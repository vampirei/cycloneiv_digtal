==> flow/design.v <==
module Digtal_Rx	(
	input 			Baud16X,							 
	input 			Rx,								 
	output			RD,								 
	output [7:0]	Data								 
);
	parameter Rx_Length = 8;						 
	reg 			Counter_EN = 1'B0;							 
	reg [7:0]	Counter = 8'D0;					 
	reg 			StopBit_Error = 1'B0;						 
	reg 			Receive_Complete = 1'B0;					 
	reg [7:0]	StartBit_Detection = 8'HFF;	 
	reg [7:0]	Data_Reg = 8'D0;					 
	reg [7:0] 	Digtal_DATA_Reg = 8'D0;			 
	always @(posedge Baud16X)	begin
		StartBit_Detection[7:1] = StartBit_Detection[6:0];
		StartBit_Detection[0] = Rx;
	end
	always @(posedge Baud16X)	begin
		if(Counter_EN == 1'B0)	begin
			Counter = 8'D0;
		end
		else	begin
			Counter = Counter + 1'B1;
		end
	end
	always @(posedge Baud16X)	begin
		if(StartBit_Detection == 8'B0000_0000)	begin				 
			Counter_EN = 1'B1;
		end
		if(Counter_EN == 1'B1)	begin
			if(Counter == 8'D1)	begin
				StopBit_Error = 		1'B0;		 
				Receive_Complete = 	1'B0;		 
			end
			else if(Counter == 8'D16)	begin
				Data_Reg[0] = Rx;
			end
			else if(Counter == 8'D32)	begin
				Data_Reg[1] = Rx;
			end
			else if(Counter == 8'D48)	begin
				Data_Reg[2] = Rx;
			end
			else if(Counter == 8'D64)	begin
				Data_Reg[3] = Rx;
			end
			else if(Counter == 8'D80)	begin
				Data_Reg[4] = Rx;
			end
			else if(Counter == 8'D96)	begin
				Data_Reg[5] = Rx;
			end
			else if(Counter == 8'D112)	begin
				Data_Reg[6] = Rx;
			end
			else if(Counter == 8'D128)	begin
				Data_Reg[7] = Rx;
			end
			else if(Counter == 8'D144)	begin				
				if(Rx_Length == 8)	begin						 
					if(Rx == 1'B1)	begin								 
						StopBit_Error = 1'B0;							 
						Receive_Complete = 1'B1;						 
						Counter_EN = 1'B0;								 
						Digtal_DATA_Reg[7:0] = Data_Reg[7:0];			 
					end
					else	begin											 
						StopBit_Error = 1'B1;							 
						Counter_EN = 1'B0;								 
					end
				end
				else if(Rx_Length == 9)	begin				 
					StopBit_Error = 1'B0;						 
				end
				else 	begin										 
					StopBit_Error = 1'B0;
				end
			end
			else if(Counter == 8'D160)	begin				 
				if(Rx_Length == 9)	begin						 
					if(Rx == 1'B1)	begin								 
						StopBit_Error = 1'B0;							 
						Receive_Complete = 1'B1;						 
						Counter_EN = 1'B0;								 
						Digtal_DATA_Reg[7:0] = Data_Reg[7:0];		 
					end
					else	begin											 
						StopBit_Error = 1'B1;							 
						Counter_EN = 1'B0;								 
					end
				end
				else	begin										 
					StopBit_Error = 1'B0;
				end
			end
			else	begin									 
				Counter_EN = Counter_EN;
			end
		end
	end
	assign RD = Receive_Complete;
	assign Data[7:0] = (RD == 1'B1) ? Digtal_DATA_Reg[7:0] : 8'HZZ;
endmodule
# Tool chain data of Digtal_Rx
# Tool output for the design above, in the order of the flow.
# Lines are those of the file above, counted from 1.
# Operators: Yosys type, input widths -> output width; for muxes data width and select width s.
# Cell names lack the library's common part.
# A cell with -- has no value.
# inputs
design,Digtal_Rx
clk_port,Baud16X
lib,sky130hd
corner,tt_025C_1v80

# After elaboration
# Yosys after proc, flatten, opt, wreduce and memory -nomap, before mapping. Enables and synchronous resets that opt folds into registers are not counted as muxes. Memory bits, and registers merged into a memory's read port (data or address), are not among the register bits. Print and check cells are not counted. Equal cells are merged and count once.
# op_classes
n_reduce_logical,10
muxes,22
logic,9
n_addsub,1
n_eq,10
# ops
cell,n
$eq 8x7->1 const B,4
$mux 1,21
$eq 8x6->1 const B,2
$eq 8x8->1 const B,2
$reduce_and 12->1,1
$reduce_and 10->1,1
$not 1->1,9
$reduce_and 9->1,1
$add 8x1->8 const B,1
$eq 8x1->1 const B,1
$eq 8x5->1 const B,1
$logic_not 8->1,1
$reduce_and 8->1,1
$mux 8,1
$reduce_and 7->1,1
$reduce_and 6->1,1
$reduce_and 5->1,1
$reduce_and 4->1,1
$reduce_and 3->1,1
# bits
ff_bits,34
in_bits,2

# Logic depth
# Yosys ltp: most cells in a row. Word level: on the elaborated netlist, between registers, memories and ports. Mapped: between sequential cells and ports; inverters and the memories' decode and read muxes count.
# logic_depth
ltp_word,11
ABC_AREA,1
depth_mapped,7
depth_no_buf,7

# Netlist
# Source: synth_stat.txt of the flow (Yosys; design flattened, memories mapped). It holds for the ABC_AREA given above (unset counts as 0); a run with the other value may have another netlist.
# The area totals of this step are shown rounded.
# mapped
seqArea_mm2,0.000851
synth_area_mm2,0.00126
cell_count,117
flip_flops,34
# types
type,n,area_total_um2
edfxtp_1,17,510.49
dfxtp_1,17,340.326
nor2_1,23,86.333
inv_1,15,56.304
ha_1,3,37.536
nand2_1,10,37.536
nand3_1,7,35.034
a21oi_1,5,25.024
nor2_2,4,25.024
nand3_2,2,20.019
o21ai_0,4,20.019
nand4_1,3,18.768
nor3_1,3,15.014
nand4_2,1,12.512
o21ai_2,1,8.758
clkinv_2,1,5.005
clkinv_1,1,3.754

# Path before layout
# Path of least setup slack by OpenSTA after synthesis, without wires, with an ideal clock, recovery checks aside; 20% of the period is set as input and as output delay. Where synthesis merged equal registers, the netlist keeps one of their names.
# synth_path
path_kind,reg2reg
start,register Counter[0]
end,register Digtal_DATA_Reg[0]
launch_ps,0
driving_pins,8
path_delay_ps,1668
t_arrival_ps,1298
setup_time_ps,370
period_ps,3510
n_path_buf,0
setup_slack_ps,1841
required_time_ps,3140
period_less_setup_slack_ps,1669
# "path_delay_ps" = arrival - input delay + setup time.
# "driving_pins" counts driving pins, that of a launching flip-flop among them; a cell with two outputs on the path counts twice.
# "period_less_setup_slack_ps" = period - worst setup slack (recovery checks aside). The figure is calculated, with input and output delays left at 20% of the set period.
# Between the ends stands the longest chain of elaborated cells between them, by number of cells; it is not shown to be the way that was timed. Of several equally long chains one is given.
# Each line given opens the expression or statement behind the cell; cells for indexed reads and writes are added by Yosys, which also makes memories of some case tables.
# synth_between
path_cell_list,dfxtp_1 inv_1 ha_1 nand2_1 nor2_2 nand2_1 nand3_2 nor2_1
elab_chain_cells,3
cone_cells,20
cone_classes,eq/ne: 10; logic: 9; reduce/logical: 1
# synth_lines
element,line,text
from (decl),9,reg [7:0] Counter = 8'D0;
from (assign),21,Counter = 8'D0;
from (assign),24,Counter = Counter + 1'B1;
$eq 8x8->1,57,else if(Counter == 8'D128) begin
$not 1->1,--,
$reduce_and 12->1,--,
to (assign),66,Digtal_DATA_Reg[7:0] = Data_Reg[7:0];
to (assign),86,Digtal_DATA_Reg[7:0] = Data_Reg[7:0];
to (decl),14,reg [7:0] Digtal_DATA_Reg = 8'D0;

# Worst path after layout
# Path of least setup slack in the final report of flow run B (OpenROAD, finished layout, wires in). Where an end is a register, its clock arrival counts in the times.
# The report prints the path's times to 10 ps; the period is as set.
# layout_path
path_kind,reg2out
start,register Digtal_DATA_Reg[0]
end,output Data[0]
t_arrival_ps,1220
launch_ps,340
n_path_buf,1
setup_slack_ps,480
driving_pins,2
period_ps,2130
required_time_ps,1700
out_delay_ps,430
# Between the ends stands the longest chain of elaborated cells between them, by number of cells; it is not shown to be the way that was timed. Of several equally long chains one is given.
# layout_between
path_cell_list,edfxtp_1 clkdlybuf4s50_1
elab_chain_cells,1
cone_cells,1
cone_classes,mux: 1
# layout_lines
element,line,text
from (decl),14,reg [7:0] Digtal_DATA_Reg = 8'D0;
from (assign),66,Digtal_DATA_Reg[7:0] = Data_Reg[7:0];
from (assign),86,Digtal_DATA_Reg[7:0] = Data_Reg[7:0];
$mux 8,103,assign Data[7:0] = (RD == 1'B1) ? Digtal_DATA_Reg[7:0] : 8'HZZ;
to (decl),5,output [7:0] Data

# Measured results for Digtal_Rx: 2 stored runs of the Yosys and OpenROAD flow on sky130hd. The settings differ; the order carries no meaning. The constraints put input and output delay at 20% of the set period each and load the outputs with 0.01 pF.
# "achieved_clock_period_ps": clock period set for the run, less the worst setup slack. It is reckoned from that one timing run; input and output delays stay at 20% of the period that was set.
# "worstPathTime_ps": the worst setup path's part of the clock period (all of it between registers, 20% less for each end at a port) less its slack. A launch clock that arrives late makes it longer, a capture clock that arrives late makes it shorter.
# "final_power_uw" rests on the timing tool's default activity at the inputs, not on a simulated workload.
# "worstPathTime_ps" is known to 10 ps.
# Values from the reports are rounded here.
# Among the settings, . means not set for that run.
# Among the results, . means that no value is shown for the run.
item,flow run A,flow run B
period_ns,1.63,2.13
CORE_UTILIZATION,50,39
SETUP_SLACK_MARGIN,0.3,.
PLACE_DENSITY_LB_ADDON,0.25,.
CORE_ASPECT_RATIO,0.69,.
CELL_PAD_IN_SITES_GLOBAL_PLACEMENT,0,3
CELL_PAD_IN_SITES_DETAIL_PLACEMENT,2,.
ABC_AREA,0,1
GPL_TIMING_DRIVEN,1,.
GPL_ROUTABILITY_DRIVEN,1,0
CTS_CLUSTER_DIAMETER,207,283
CAP_MARGIN,0,30
SLEW_MARGIN,5,10
MIN_ROUTING_LAYER,met1,.
MAX_ROUTING_LAYER,met5,met4
CORE_MARGIN,2,2
PLACE_DENSITY,.,0.43
final_power_uw,.,1260
design_die_area_mm2,.,0.00369
synth_area_mm2,.,0.00126
worstPathTime_ps,.,1220
timing.worst_path_kind,.,reg2out
cell_area_final_mm2,.,0.00153
hold_worst_slack_ps,.,360
final_setup_tns_ps,.,0
achieved_clock_period_ps,.,1647
post_route_util_pct,.,50.2
setup_ws_ps,.,483
# Flow run A: not finished: placement ended with error DPL-0033
